==> flow/design.v <==
package Tx_Arbiter_Package ;
    localparam      FC_HDR_WIDTH    = 12,
                    FC_DATA_WIDTH   = 16; 
    typedef enum logic [2:0] {
        NO_SOURCE,
        A2P_1,  
        A2P_2,  
        MASTER,
        RX_ROUTER_CFG,
        RX_ROUTER_ERR
    } Tx_Arbiter_Sources_t;
    localparam      SEQ_DATA_WIDTH      = 3,
                    SEQ_FIFO_DEPTH      = 8;  
    typedef enum logic [1:0] {
                    No_Req,
                    Posted_Req,
                    Non_Posted_Req,
                    Comp
    } Req_Type_t;
    typedef enum logic [1:0] {
                    FC_P,       
                    FC_NP,      
                    FC_CPL,     
                    FC_X
        } FC_type_t;
                typedef enum logic [2:0] {
					FC_DEFAULT,
					FC_P_H,
					FC_P_D,
					FC_NP_H,
					FC_NP_D,
					FC_CPL_H,
					FC_CPL_D,
					FC_ERR
				} FC_command_t;
                typedef enum logic [2:0] {
                    FC_INVALID,
                    FC_SUCCESS_1,
                    FC_SUCCESS_2,
                    FC_SUCCESS_1_2,
					FC_FAILED
                } FC_result_t;
                typedef enum logic [2:0] {
                    ARBITER_IDLE,
                    TLP1_HDR,   
                    TLP1_Data,  
                    TLP2_HDR,   
                    TLP2_Data   
                } arbiter_state;
endpackage
package Fragmentation_Package;
    localparam  DOUBLE_WORD        = 4 * 8,
                HDR_WIDTH           = 4  * DOUBLE_WORD, 
                DATA_WIDTH          = 32 * DOUBLE_WORD,
                TLP_FIFO_WIDTH      = 4 * DOUBLE_WORD + 2,                        
                TLP_FIFO_DEPTH      = ((1024 ) / 4 ),             
                TLP_FIFO_ADD_WIDTH  = $clog2(TLP_FIFO_DEPTH),       
				NO_LOC_WR_WIDTH     = 4 ,                            
                WR_DATA_WIDTH  		= (36) * DOUBLE_WORD + 18,                     
                BUFFER_ADDR_WIDTH   = $clog2(TLP_FIFO_DEPTH),
                COUNT_WIDTH         = 9;
    localparam   DLL_VALID_BYTES_WIDTH       = 5,             
                DLL_LENGTH_WIDTH            = 11,
                DLL_TLP_WIDTH               = 256;           
    localparam   ECRC_MESSAGE_WIDTH       = 256,              
                ECRC_LENGTH_WIDTH        = 4,
                ECRC_POLY_WIDTH          = 32;               
    typedef enum logic [2:0]{
        FRAG_IDLE,
        FRAG_READ_1,
        FRAG_READ_2,
        FRAG_LOOP,
        FRAG_ECRC,
        FRAG_WAIT_1,
        FRAG_DUMMY
    } frag_state_t;
    localparam  FMT_LOC             = 127,
                FMT_START_LOC       = 127,
                FMT_END_LOC         = 129,
                LENGTH_START_LOC    = 98,
                LENGTH_END_LOC      = 107,
                TD_LOC              = 113;
    typedef enum logic [DLL_VALID_BYTES_WIDTH - 1 :0]{
        DW0 = 0,
        DW1 = 3,
        DW2 = 7,
        DW3 = 11,
        DW4 = 15,
        DW5 = 19,
        DW6 = 23,
        DW7 = 27,
        DW8 = 31
    } valid_bytes_encoding;
    parameter   FIRST_4TH_DW_WITH_2_BITS   = WR_DATA_WIDTH                                           ,   
                SECOND_4TH_DW_WITH_2_BITS  = FIRST_4TH_DW_WITH_2_BITS   - (4 * DOUBLE_WORD + 2'b10 ) ,    
                THIRD_4TH_DW_WITH_2_BITS   = SECOND_4TH_DW_WITH_2_BITS  - (4 * DOUBLE_WORD + 2'b10 ) ,     
                FOURTH_4TH_DW_WITH_2_BITS  = THIRD_4TH_DW_WITH_2_BITS   - (4 * DOUBLE_WORD + 2'b10 ) ,         
                FIFTH_4TH_DW_WITH_2_BITS   = FOURTH_4TH_DW_WITH_2_BITS  - (4 * DOUBLE_WORD + 2'b10 ) ,         
                SIXTH_4TH_DW_WITH_2_BITS   = FIFTH_4TH_DW_WITH_2_BITS   - (4 * DOUBLE_WORD + 2'b10 ) ,          
                SEVENTH_4TH_DW_WITH_2_BITS = SIXTH_4TH_DW_WITH_2_BITS   - (4 * DOUBLE_WORD + 2'b10 ) ,        
                EIGHTH_4TH_DW_WITH_2_BITS  = SEVENTH_4TH_DW_WITH_2_BITS - (4 * DOUBLE_WORD + 2'b10 ) ,      
                NINTH_4TH_DW_WITH_2_BITS   = EIGHTH_4TH_DW_WITH_2_BITS  - (4 * DOUBLE_WORD + 2'b10 ) ; 
endpackage: Fragmentation_Package
package data_frag_package ;
    parameter   DW                      = 4  * 8   ,           
                HDR_WIDTH               = 4  * DW  , 
                DATA_WIDTH              = 32 * DW  ;        
    parameter   Buffer_WIDTH            = 4 * DW   ,
                Buffer_DEPTH            = ((1024 + 4) / 4 )    ,  
                ADDR_WIDTH              = $clog2 (Buffer_DEPTH) ,  
				NO_LOC_WR_WIDTH 		= 4 ,  
				WR_DATA_WIDTH  			= (36) * DW ,  
                Buffer_ADDR_WIDTH       = $clog2(Buffer_DEPTH)      ;
    parameter   COUNT_WIDTH             = 9 ;   
    parameter   DATA_ECRC_IN_WIDTH      = 8 * DW                   ,
                DATA_ECRC_OUT_WIDTH     = 1 * DW                   ,
                ECRC_LENGTH_WIDTH       = 4                        ,  
                POLY_WIDTH 		        = 32                       ;  
endpackage : data_frag_package
module tl_rx_error_hndling_fifo #(
    parameter REQ_WIDTH=16,
    TAG_WIDTH=8,
    FIFO_DEPTH=8,
    FIFO_DATA_WIDTH=27,
    MSG_WIDTH=128
) (
    input wire                       clk,
    input wire                       rst,
    input wire [REQ_WIDTH-1:0]       req_id,
    input wire [TAG_WIDTH-1:0]       tag,
    input wire [1:0]                 msg_decode,
    input wire                       cpl_en,
    input wire                       write_ptr_incr,   
    input wire                       msg_trans_en,
    input wire                       read_ptr_incr,    
    output reg [MSG_WIDTH-1:0]       tlp_msg,
    output reg                       ur_cpl_valid,
    output reg                       empty_flag
);
reg full_flag;
reg [3:0] write_ptr;
reg [3:0] read_ptr;
reg [FIFO_DATA_WIDTH-1:0] write_data;
reg [FIFO_DATA_WIDTH-1:0] read_data;
reg [31:0] tlp_msg_dw0;
reg [31:0] tlp_msg_dw1;
reg [31:0] tlp_msg_dw2;
reg [31:0] tlp_msg_dw3;
reg [7:0] msg_code;
wire [2:0] write_addr = write_ptr[2:0]; 
wire [2:0] read_addr =  read_ptr[2:0]; 
reg [FIFO_DATA_WIDTH-1:0] msg_cpl_fifo [0:FIFO_DEPTH-1];
integer i;
always @(posedge clk or negedge rst) begin
    if (!rst) begin
        for (i=0;i<FIFO_DEPTH;i=i+1) begin
            msg_cpl_fifo[i]<=0;
        end
    end
else if (write_ptr_incr==1 && full_flag==0) begin
        msg_cpl_fifo[write_addr]<=write_data;
    end
end
always @(*) begin
    read_data=msg_cpl_fifo[read_addr];
    write_data={req_id,tag,msg_decode,cpl_en};
    if (write_ptr==read_ptr) begin
        empty_flag=1;
    end
    else
    empty_flag=0;
    if ((write_addr==read_addr)&&(write_ptr[3]!= read_ptr[3])) begin
        full_flag=1;
    end
    else
    full_flag=0;
end
always @(posedge clk or negedge rst) begin
    if (!rst) begin
        write_ptr<=0;
        read_ptr<=0;
    end
    else begin
        if (write_ptr_incr == 1 && full_flag==0) begin
            write_ptr<=write_ptr+1;
        end
        if (read_ptr_incr == 1 && empty_flag==0) begin
            read_ptr<=read_ptr+1;
        end
    end
end
always @(*) begin
    case (read_data[2:1])
       2'b00 : msg_code=8'b0011_0000;   
       2'b01 : msg_code=8'b0011_0001;   
       2'b10 : msg_code=8'b0000_0000;   
       2'b11 : msg_code=8'b0011_0011;   
    endcase
    tlp_msg_dw0=32'b0011_0000_0000_0000_0000_0000_0000_0000;
    tlp_msg_dw1={read_data[26:3],msg_code};
    tlp_msg_dw2=32'b0;
    tlp_msg_dw3=32'b0;
   if (msg_trans_en==1) begin
        tlp_msg={tlp_msg_dw0,tlp_msg_dw1,tlp_msg_dw2,tlp_msg_dw3};
        ur_cpl_valid=read_data[0];
   end
   else begin
        tlp_msg=0;
        ur_cpl_valid=0;
   end
end
endmodule
# [Tool chain data of tl_rx_error_hndling_fifo]
# What the tools print for tl_rx_error_hndling_fifo, step after step.
# Line numbers count from 1 in the design file above.
# Operators: Yosys type, input widths -> output width; for muxes data width and select width s.
# Cell names lack the library's common part.
# The mark -- stands for no value.
[setup] design="tl_rx_error_hndling_fifo" clock="clk" library="sky130hd" lib_corner="tt_025C_1v80"

# [Word-level counts]
# Source: Yosys, flattened and elaborated. Widths are those after wreduce. Registers that Yosys merges into a memory's read port (data or address) are not register bits. Print and check cells do not count. Equal cells are merged and count once.
[word_totals] reg_bits=224 latch_bits=0 ramBits=0 rom_bits=0 clocked_rd_ports_x_width=0 n_memories=0 input_bits=32 out_inout_bits=130 wordCells=54
[op_classes] addsub=2 n_mul=0 n_div=0 n_cmp=0 n_eq=20 shift=0 mux=6 n_logic=2 reduce_and_logical=14
[ops] op="$pmux 27 s8" count=1
[ops] op="$mux 126" count=1
[ops] op="$pmux 8 s4" count=1
[ops] op="$eq 3x3->1 const B" count=8
[ops] op="$reduce_and 2->1" count=8
[ops] op="$eq 3x2->1 const B" count=4
[ops] op="$add 4x1->4 const B" count=2
[ops] op="$eq 3x1->1 const B" count=2
[ops] op="$logic_not 3->1" count=2
[ops] op="$eq 2x2->1 const B" count=2
[ops] op="$eq 4x4->1" count=1
[ops] op="$logic_and 1x1->1" count=3
[ops] op="$eq 3x3->1" count=1
[ops] op="$mux 1" count=3
[ops] op="$not 1->1" count=2
[ops] op="$eq 2x1->1 const B" count=1
[ops] op="$logic_not 2->1" count=1
[ops] op="$ne 1x1->1" count=1

# [Longest topological paths]
# Yosys ltp: most cells in a row. Word level: on the elaborated netlist, between registers, memories and ports. Mapped: between sequential cells and ports; inverters and the memories' decode and read muxes count.
[logic_depth] ltp_word=6 ABC_AREA=0 ltp_mapped=9

# [Synthesis result]
# Source: synth_stat.txt of the flow (Yosys; design flattened, memories mapped). It holds for the ABC_AREA given above (unset counts as 0); a run with the other value may have another netlist.
# The area totals of this step are shown rounded.
[by_type] cell_type="dfrtp_1" count=224 area_total_um2=5.61E+03
[by_type] cell_type="mux2_2" count=166 area_total_um2=1.87E+03
[by_type] cell_type="mux2_1" count=100 area_total_um2=1126.08
[by_type] cell_type="buf_4" count=107 area_total_um2=803.27
[by_type] cell_type="a222oi_1" count=25 area_total_um2=250.24
[by_type] cell_type="a22oi_1" count=29 area_total_um2=217.709
[by_type] cell_type="a31oi_1" count=24 area_total_um2=150.144
[by_type] cell_type="ha_1" count=12 area_total_um2=150.144
[by_type] cell_type="o21ai_0" count=28 area_total_um2=140.134
[by_type] cell_type="buf_6" count=11 area_total_um2=123.869
[by_type] cell_type="clkbuf_1" count=27 area_total_um2=101.347
[by_type] cell_type="nor2_4" count=5 area_total_um2=56.304
[by_type] cell_type="xor2_1" count=6 area_total_um2=52.55
[by_type] cell_type="inv_1" count=8 area_total_um2=30.029
[by_type] cell_type="o41ai_4" count=1 area_total_um2=27.526
[by_type] cell_type="nand2_1" count=7 area_total_um2=26.275
[by_type] cell_type="xnor2_1" count=3 area_total_um2=26.275
[by_type] cell_type="nor3b_1" count=3 area_total_um2=22.522
# Other cell types: 16; their cells: 25.
[mapped] cell_count=811 synth_area_um2=10900 ffs=224 buf_cells=151

# [Timing after synthesis]
# OpenSTA on the mapped netlist: ideal clock, no wires. The path of least setup slack (recovery checks aside). Input and output delay are each 20% of the period. Register names are those of the netlist, which keeps one name where synthesis merged equal registers.
[synth_timing] path_kind="reg2out" from="register read_ptr[2]" to="output tlp_msg[69]" period_ns=2.82 output_delay_ns=0.564 t_first_pin_ns=0.000 arrival_time_ns=2.114 required_ns=2.256 path_slack_ns=0.142 delay_ns=2.114 driving_pins=10 period_less_setup_slack_ns=2.678
# "delay_ns" is the arrival time less input delay plus setup time.
# A path that ends at an output port has no setup time.
# "driving_pins" counts driving pins, that of a launching flip-flop among them; a cell with two outputs on the path counts twice.
# "period_less_setup_slack_ns" = period - worst setup slack (recovery checks aside). The figure is calculated, with input and output delays left at 20% of the set period.
# The rows between start and end are the longest chain of elaborated cells between them; the timing report does not say that the signal goes this way. Where chains are equally long, one stands for them.
# Each line given opens the expression or statement behind the cell; cells for indexed reads and writes are added by Yosys, which also makes memories of some case tables.
[synth_via] path_cell_list="dfrtp_1 > clkbuf_1 > clkbuf_1 > inv_1 > ha_1 > clkbuf_1 > a22oi_1 > a21oi_1 > a21o_1 > buf_4" elab_chain_len=5
[synth_rtl] element="start, declared" line_no=142 rtl="reg [3:0] read_ptr;"
[synth_rtl] element="start, assigned" line_no=181 rtl="read_ptr<=0;"
[synth_rtl] element="start, assigned" line_no=188 rtl="read_ptr<=read_ptr+1;"
[synth_rtl] element="$eq 3x3->1" line_no=165 rtl="read_data=msg_cpl_fifo[read_addr];"
[synth_rtl] element="$pmux 27 s8" line_no=165
[synth_rtl] element="$eq 2x2->1" line_no=193 rtl="case (read_data[2:1])"
[synth_rtl] element="$pmux 8 s4" line_no=193
[synth_rtl] element="$mux 126" line_no=203 rtl="if (msg_trans_en==1) begin"
[synth_rtl] element="end, declared" line_no=136 rtl="output reg [MSG_WIDTH-1:0]       tlp_msg,"

# [Worst path after layout]
# Path of least setup slack in the final report of run 2 (OpenROAD, finished layout, wires in). Where an end is a register, its clock arrival counts in the times.
[layout_timing] path_kind="reg2out" from="register read_ptr[0]" to="output tlp_msg[92]" period_ns=3.15 output_delay_ns=0.63 t_first_pin_ns=0.51 arrival_time_ns=2.45 required_ns=2.52 path_slack_ns=0.07 driving_pins=8
# The rows between start and end are the longest chain of elaborated cells between them; the timing report does not say that the signal goes this way. Where chains are equally long, one stands for them.
[layout_via] path_cell_list="dfrtp_2 > ha_2 > ha_2 > buf_6 > a222oi_1 > a31oi_1 > buf_4 > dlygate4sd2_1" elab_chain_len=3
[layout_rtl] element="start, declared" line_no=142 rtl="reg [3:0] read_ptr;"
[layout_rtl] element="start, assigned" line_no=181 rtl="read_ptr<=0;"
[layout_rtl] element="start, assigned" line_no=188 rtl="read_ptr<=read_ptr+1;"
[layout_rtl] element="$eq 3x3->1" line_no=165 rtl="read_data=msg_cpl_fifo[read_addr];"
[layout_rtl] element="$pmux 27 s8" line_no=165
[layout_rtl] element="$mux 126" line_no=203 rtl="if (msg_trans_en==1) begin"
[layout_rtl] element="end, declared" line_no=136 rtl="output reg [MSG_WIDTH-1:0]       tlp_msg,"

2 stored runs of tl_rx_error_hndling_fifo in the flow (synthesis by Yosys, layout by OpenROAD, sky130hd cells), in arbitrary order. Constraints: input delay and output delay 20% of the set period each, output load 0.01 pF.
Values from the reports are rounded here.

[flow] run 1: files
==> flow/run.sh <==
#!/bin/bash
# the make line also repeats the synthesis and layout settings of config.mk as NAME=value (left out here)
make -C /OpenROAD-flow-scripts/flow DESIGN_CONFIG=/design/flow/config.mk WORK_HOME=/design/flow/orfs CLKGATE_MAP_FILE= finish
==> flow/config.mk <==
export PLATFORM = sky130hd
export DESIGN_NAME = tl_rx_error_hndling_fifo
export DESIGN_NICKNAME = tl_rx_error_hndling_fifo
export VERILOG_FILES = /design/flow/design.v
export SDC_FILE = /design/flow/constraint.sdc
export NUM_CORES = 4
export LEC_CHECK = 0
export ABC_AREA = 0
export CAP_MARGIN = 0
export CELL_PAD_IN_SITES_DETAIL_PLACEMENT = 1
export CELL_PAD_IN_SITES_GLOBAL_PLACEMENT = 1
export CORE_ASPECT_RATIO = 1.27
export CORE_MARGIN = 2
export CORE_UTILIZATION = 72
export CTS_CLUSTER_SIZE = 91
export GPL_TIMING_DRIVEN = 0
export HOLD_SLACK_MARGIN = -0.06
export MIN_ROUTING_LAYER = met2
export PLACE_DENSITY_LB_ADDON = 0.26
export SETUP_SLACK_MARGIN = 0.09
export SLEW_MARGIN = 20
==> flow/constraint.sdc <==
create_clock -name core_clock -period 4.95 [get_ports {clk}]
set_input_delay 0.9900 -clock core_clock [delete_from_list [all_inputs] [get_ports {clk}]]
set_output_delay 0.9900 -clock core_clock [all_outputs]
set_load 0.01 [all_outputs]

[flow] run 1: no final report: placement broke off with FLW-0024

[flow] run 2: files
==> flow/run.sh <==
#!/bin/bash
# the make line also repeats the synthesis and layout settings of config.mk as NAME=value (left out here)
make -C /OpenROAD-flow-scripts/flow DESIGN_CONFIG=/design/flow/config.mk WORK_HOME=/design/flow/orfs CLKGATE_MAP_FILE= finish
==> flow/config.mk <==
export PLATFORM = sky130hd
export DESIGN_NAME = tl_rx_error_hndling_fifo
export DESIGN_NICKNAME = tl_rx_error_hndling_fifo
export VERILOG_FILES = /design/flow/design.v
export SDC_FILE = /design/flow/constraint.sdc
export NUM_CORES = 4
export LEC_CHECK = 0
export CAP_MARGIN = 20
export CORE_MARGIN = 2
export CORE_UTILIZATION = 30
export SLEW_MARGIN = 20
==> flow/constraint.sdc <==
create_clock -name core_clock -period 3.15 [get_ports {clk}]
set_input_delay 0.6300 -clock core_clock [delete_from_list [all_inputs] [get_ports {clk}]]
set_output_delay 0.6300 -clock core_clock [all_outputs]
set_load 0.01 [all_outputs]

[flow] run 2: metrics
[metrics] synthArea_um2 = 10900
[metrics] setup_tns_ns = 0.000
[metrics] dieArea_um2 = 38000
[metrics] utilization_frac = 0.363
[metrics] finalCellArea_um2 = 13000
[metrics] setup_worst_slack_ns = 0.066
